==> flow/design.v <==
module TD4 (
    input wire clock, 
    input wire reset_n,
    input wire [3:0] in_port,
    output wire [3:0] pc_out, 
    output wire [7:0] op, 
    output wire [3:0] out_port, 
    output wire [3:0] alu_data);
  reg [3:0] reg_a, reg_b, reg_out; 
  reg [3:0] pc = 4'b0;
  reg cflag = 1'b1;
  assign out_port = reg_out;
  assign pc_out = pc;
  reg [7:0] rom[0:15];
  initial begin
    rom[4'b0000] = 8'b1011_0011;  
    rom[4'b0001] = 8'b1011_0110;  
    rom[4'b0010] = 8'b1011_1100;  
    rom[4'b0011] = 8'b1011_1000;  
    rom[4'b0100] = 8'b1011_1000;  
    rom[4'b0101] = 8'b1011_1100;  
    rom[4'b0110] = 8'b1011_0110;  
    rom[4'b0111] = 8'b1011_0011;  
    rom[4'b1000] = 8'b1011_0001;  
    rom[4'b1001] = 8'b1111_0000;  
    rom[4'b1010] = 8'b0000_0000;  
    rom[4'b1011] = 8'b0000_0000;  
    rom[4'b1100] = 8'b0000_0000;  
    rom[4'b1101] = 8'b0000_0000;  
    rom[4'b1110] = 8'b0000_0000;  
    rom[4'b1111] = 8'b0000_0000;  
    $monitor("monitor: time=%03t, clock=%b, pc=%02hH %bB, rom[pc]=%02hH %bB, in_port=%02hH, pc_out=%02hH %b, op=%02h %b, out_port=%02hH %b, alu_data=%02hH %b",
             $time, clock, pc, pc, rom[pc], rom[pc], 
             in_port, pc_out, pc_out, op, op, out_port, out_port, alu_data, alu_data);
  end   
  wire [7:0] opcode;
  assign opcode = rom[pc];
  assign op = opcode;
  wire [1:0] alu_sel, load_sel;
  wire jmp;
  wire [3:0] im;  
  assign alu_sel = (opcode[7:6] == 2'b11) ? 2'b11 : opcode[5:4];
  assign load_sel = opcode[7:6];
  assign jmp = opcode[4];
  assign im = opcode[3:0];
  wire [3:0] alu_in;
  assign alu_in = (alu_sel == 2'b00) ? reg_a :  
                  (alu_sel == 2'b01) ? reg_b :  
                  (alu_sel == 2'b10) ? in_port :  
                                       4'b0000;  
  wire [3:0] alu_out;
  wire nextcflag;
  assign {nextcflag, alu_out} = alu_in + im;
  assign alu_data = alu_out;
  wire load_a, load_b, load_out, load_pc;
  assign load_a = (load_sel == 2'b00) ? 1'b0 : 1'b1;  
  assign load_b = (load_sel == 2'b01) ? 1'b0 : 1'b1;  
  assign load_out = (load_sel == 2'b10) ? 1'b0 : 1'b1;  
  assign load_pc = (load_sel == 2'b11 && (jmp == 1'b1 || cflag)) ? 1'b0 : 1'b1;  
  wire [3:0] next_pc;
  assign next_pc = (load_pc == 1'b0) ? alu_out : pc + 1;
  always @(posedge clock or negedge reset_n) begin
    if (!reset_n) begin
      reg_a <= 4'b0;
      reg_b <= 4'b0;
      reg_out <= 4'b0;
      cflag <= 1'b1;
      pc <= 4'b0;
    end else begin
      reg_a <= #1 (load_a == 1'b0) ? alu_out : reg_a;
      reg_b <= #1 (load_b == 1'b0) ? alu_out : reg_b;
      reg_out <= #1 (load_out == 1'b0) ? alu_out : reg_out;
      cflag  <= #1 ~nextcflag;  
      pc <= #1 next_pc;
    end
  end
endmodule
## Step by step through the tools: TD4

What the tools print for TD4, step after step.
Lines are those of the file above, counted from 1.
Operators carry their Yosys type and port widths (W data, S select, Z words).
Library cell names are shortened.
A cell with -- has no value.

| set-up | value |
|---|---|
| top module | TD4 |
| clock | clock |
| standard-cell library | sky130hd |
| timing corner | tt_025C_1v80 |

## Elaborated design

Source: Yosys, flattened and elaborated, memories not mapped. Widths are those after wreduce; folded enables and synchronous resets count as part of the registers. Registers that Yosys merges into a memory's read port (data or address) are not register bits. Print and check cells do not count. Equal cells are merged and count once.
Yosys's memory passes give these memory sizes; they may raise the number of words (mostly to a power of two), join words into wider ones and drop unused or constant bits.

| word-level totals | value |
|---|---|
| flip-flop bits (word level) | 17 |
| memory bits (read-only) | 128 |
| memory cells | 1 |
| output and inout port bits | 20 |
| word-level cells | 23 |

Memory list:

| name | depth | width | read ports | write ports | line | text |
|---|---|---|---|---|---|---|
| rom | 16 | 8 | 1 | 0 | 14 | `reg [7:0] rom[0:15];` |

| cells by class | value |
|---|---|
| $add $sub $neg | 2 |
| eq/ne operators | 5 |
| multiplexer cells | 5 |
| bitwise operators | 1 |
| reduce/logical cells | 4 |

Operator list:

| operator | number |
|---|---|
| $mux W4 | 4 |
| $eq A2 B2 Y1 const B | 3 |
| $add A4 B4 Y5 | 1 |
| $eq A2 B1 Y1 const B | 2 |
| $logic_not A2 Y1 | 2 |
| $add A4 B1 Y4 const B | 1 |
| $mux W2 | 1 |
| $logic_and A1 B1 Y1 | 1 |
| $logic_or A1 B1 Y1 | 1 |
| $not A1 Y1 | 1 |

## Logic depth

Depth = most cells in a row (Yosys ltp): at word level without a register or memory, in the mapped netlist without a sequential cell, where the memories' decode and read muxes count.

| depth | value |
|---|---|
| depth after elaboration | 8 |
| ABC_AREA | 0 |
| gate-level depth with buffers | 9 |
| mapped depth without buffers | 9 |

## Netlist

Source: synth_stat.txt of the flow (Yosys; design flattened, memories mapped). It holds for the ABC_AREA given above (unset counts as 0); a run with the other value may have another netlist.

Cell types:

| type | number | area in all (um2) |
|---|---|---|
| dfrtp_1 | 12 | 300.288 |
| ha_1 | 9 | 112.608 |
| mux2_4 | 3 | 45.043 |
| mux2_2 | 3 | 33.782 |
| and2_1 | 4 | 25.024 |
| nand4b_4 | 1 | 23.773 |
| buf_4 | 3 | 22.522 |
| fa_1 | 1 | 20.019 |
| nor2_1 | 5 | 18.768 |
| o21a_4 | 1 | 15.014 |
| o31ai_1 | 2 | 15.014 |
| nor2b_4 | 1 | 13.763 |
| a211oi_2 | 1 | 12.512 |
| nor2b_1 | 2 | 12.512 |
| inv_1 | 3 | 11.261 |
| mux2_1 | 1 | 11.261 |
| a21oi_1 | 2 | 10.01 |
| o21ai_0 | 2 | 10.01 |

Not listed: further types 15, cells in them 16.

| mapped netlist | value |
|---|---|
| cells in the netlist | 72 |
| synthesis area | 0.0008283 mm2 |
| sequential part of the area | 0.0003003 mm2 |
| flip-flop cells | 12 |
| buffers | 4 |

## Worst setup path after synthesis

OpenSTA on the mapped netlist: ideal clock, no wires. The path of least setup slack (recovery checks aside). Input and output delay are each 20% of the period. Register names are those of the netlist, which keeps one name where synthesis merged equal registers.

| timing post-synthesis | value |
|---|---|
| kind | reg-to-output |
| start | register pc[2] |
| end | output alu_data[2] |
| clock period | 4030 ps |
| output delay | 806 ps |
| time at the first pin | 0 ps |
| arrival time | 1993 ps |
| required time | 3224 ps |
| path slack | 1231 ps |
| delay of the path | 1993 ps |
| stages on the path | 8 |
| buffers on the path | 0 |
| period reached after synthesis | 2799 ps |

"delay of the path" = arrival - input delay + setup time.
A path that ends at an output port has no setup time.
"stages on the path" counts driving pins, that of a launching flip-flop among them; a cell with two outputs on the path counts twice.
"period reached after synthesis" is the clock period less the worst setup slack; recovery checks do not enter. This is arithmetic on one report: input and output delays are still those of the set period (20% each).
The rows between start and end are the longest chain of elaborated cells between them; the timing report does not say that the signal goes this way. Where chains are equally long, one stands for them.
Each line given opens the expression or statement behind the cell; cells for indexed reads and writes are added by Yosys, which also makes memories of some case tables.
The chain passes a memory read, where the word-level depth is cut; so it can be longer than that depth.

| on the way, post-synthesis | value |
|---|---|
| cell sequence | dfrtp_1 inv_1 ha_1 nor2b_2 and2_1 ha_1 fa_1 xor2_1 |
| length of the longest elaborated chain | 8 |
| elaborated cells between the ends (all ways) | 10 |
| classes of those cells | add/sub (1); eq/ne (3); mux (4); reduce/logical (1); memory (1) |

RTL lines, path post-synthesis:

| what | line | text |
|---|---|---|
| start, declared | 10 | `reg [3:0] pc = 4'b0;` |
| start, assigned | 68 | `pc <= 4'b0;` |
| start, assigned | 74 | `pc <= #1 next_pc;` |
| $mem_v2 Z16 W8 | 14 | `reg [7:0] rom[0:15];` |
| $eq A2 B2 Y1 | 42 | `assign alu_sel = (opcode[7:6] == 2'b11) ? 2'b11 : opcode[5:4];` |
| $mux W2 | 42 |  |
| $eq A2 B2 Y1 | 49 | `(alu_sel == 2'b10) ? in_port :` |
| $mux W4 | 49 |  |
| $mux W4 | 48 | `(alu_sel == 2'b01) ? reg_b :` |
| $mux W4 | 47 | `assign alu_in = (alu_sel == 2'b00) ? reg_a :` |
| $add A4 B4 Y5 | 53 | `assign {nextcflag, alu_out} = alu_in + im;` |
| end, declared | 8 | `output wire [3:0] alu_data);` |

## Timing after layout

Path of least setup slack in the final report of flow run A (OpenROAD, finished layout, wires in). Where an end is a register, its clock arrival counts in the times.
The path's times are printed in steps of 10 ps; the period is the one set.

| timing after layout | value |
|---|---|
| kind | reg-to-output |
| start | register pc[1] |
| end | output alu_data[1] |
| clock period | 3100 ps |
| output delay | 620 ps |
| time at the first pin | 260 ps |
| arrival time | 2290 ps |
| required time | 2480 ps |
| path slack | 190 ps |
| stages on the path | 8 |
| buffers on the path | 1 |

The rows between start and end are the longest chain of elaborated cells between them; the timing report does not say that the signal goes this way. Where chains are equally long, one stands for them.
The chain passes a memory read, where the word-level depth is cut; so it can be longer than that depth.

| on the way, after layout | value |
|---|---|
| cell sequence | dfrtp_1 inv_1 ha_1 nor2b_4 and2_1 ha_1 fa_2 dlygate4sd2_1 |
| length of the longest elaborated chain | 8 |
| elaborated cells between the ends (all ways) | 10 |
| classes of those cells | add/sub (1); eq/ne (3); mux (4); reduce/logical (1); memory (1) |

RTL lines, path after layout:

| what | line | text |
|---|---|---|
| start, declared | 10 | `reg [3:0] pc = 4'b0;` |
| start, assigned | 68 | `pc <= 4'b0;` |
| start, assigned | 74 | `pc <= #1 next_pc;` |
| $mem_v2 Z16 W8 | 14 | `reg [7:0] rom[0:15];` |
| $eq A2 B2 Y1 | 42 | `assign alu_sel = (opcode[7:6] == 2'b11) ? 2'b11 : opcode[5:4];` |
| $mux W2 | 42 |  |
| $eq A2 B2 Y1 | 49 | `(alu_sel == 2'b10) ? in_port :` |
| $mux W4 | 49 |  |
| $mux W4 | 48 | `(alu_sel == 2'b01) ? reg_b :` |
| $mux W4 | 47 | `assign alu_in = (alu_sel == 2'b00) ? reg_a :` |
| $add A4 B4 Y5 | 53 | `assign {nextcflag, alu_out} = alu_in + im;` |
| end, declared | 8 | `output wire [3:0] alu_data);` |

Hand-over note for TD4

Flow measurements of TD4 on sky130hd: 2 stored runs with different settings, listed in no order. Input and output delays are each 20% of the period that was set; the output load is 0.01 pF.
By "achieved period" is meant the clock period of the run minus its worst setup slack. This is arithmetic on one report: input and output delays are still those of the set period (20% each).
By "critical path time" is meant the share of the clock period that the worst setup path is allowed (20% is reserved at inputs, 20% at outputs), minus its slack. Clock arrival times at its registers enter into it.
By "overall power" is meant OpenSTA's value without simulated activity: inputs other than the clock are taken to toggle once in ten clock periods, and the tool carries that through the logic.
"critical path time" is given in steps of 10 ps.
A setting shown as - is not set for that run.

| item | flow run A | flow run B |
|---|---|---|
| period_ns | 3.1 | 1.65 |
| CAP_MARGIN | 20 | 20 |
| CORE_MARGIN | 2 | 2 |
| CORE_UTILIZATION | 40 | 18 |
| SLEW_MARGIN | 20 | 40 |
| PLACE_DENSITY_LB_ADDON | - | 0.21 |
| CELL_PAD_IN_SITES_GLOBAL_PLACEMENT | - | 3 |
| CELL_PAD_IN_SITES_DETAIL_PLACEMENT | - | 2 |
| CTS_CLUSTER_SIZE | - | 26 |
| CTS_CLUSTER_DIAMETER | - | 366 |
| MIN_ROUTING_LAYER | - | met1 |
| standard-cell area after layout (mm2) | 0.0011498 | 0.0016841 |
| achieved period (ps) | 2909 | 2320 |
| overall power (µW) | 254.6 | 642.2 |
| critical path time (ps) | 2290 | 1990 |
| kind of the worst setup path | reg-to-output | reg-to-output |
| final setup TNS (ps) | 0 | -7167 |
| area of the synthesized netlist (mm2) | 0.0008283 | 0.0008283 |
| setup slack of the worst path (ps) | 191 | -670 |
| overall die area (mm2) | 0.0024508 | 0.0051603 |

End of note.
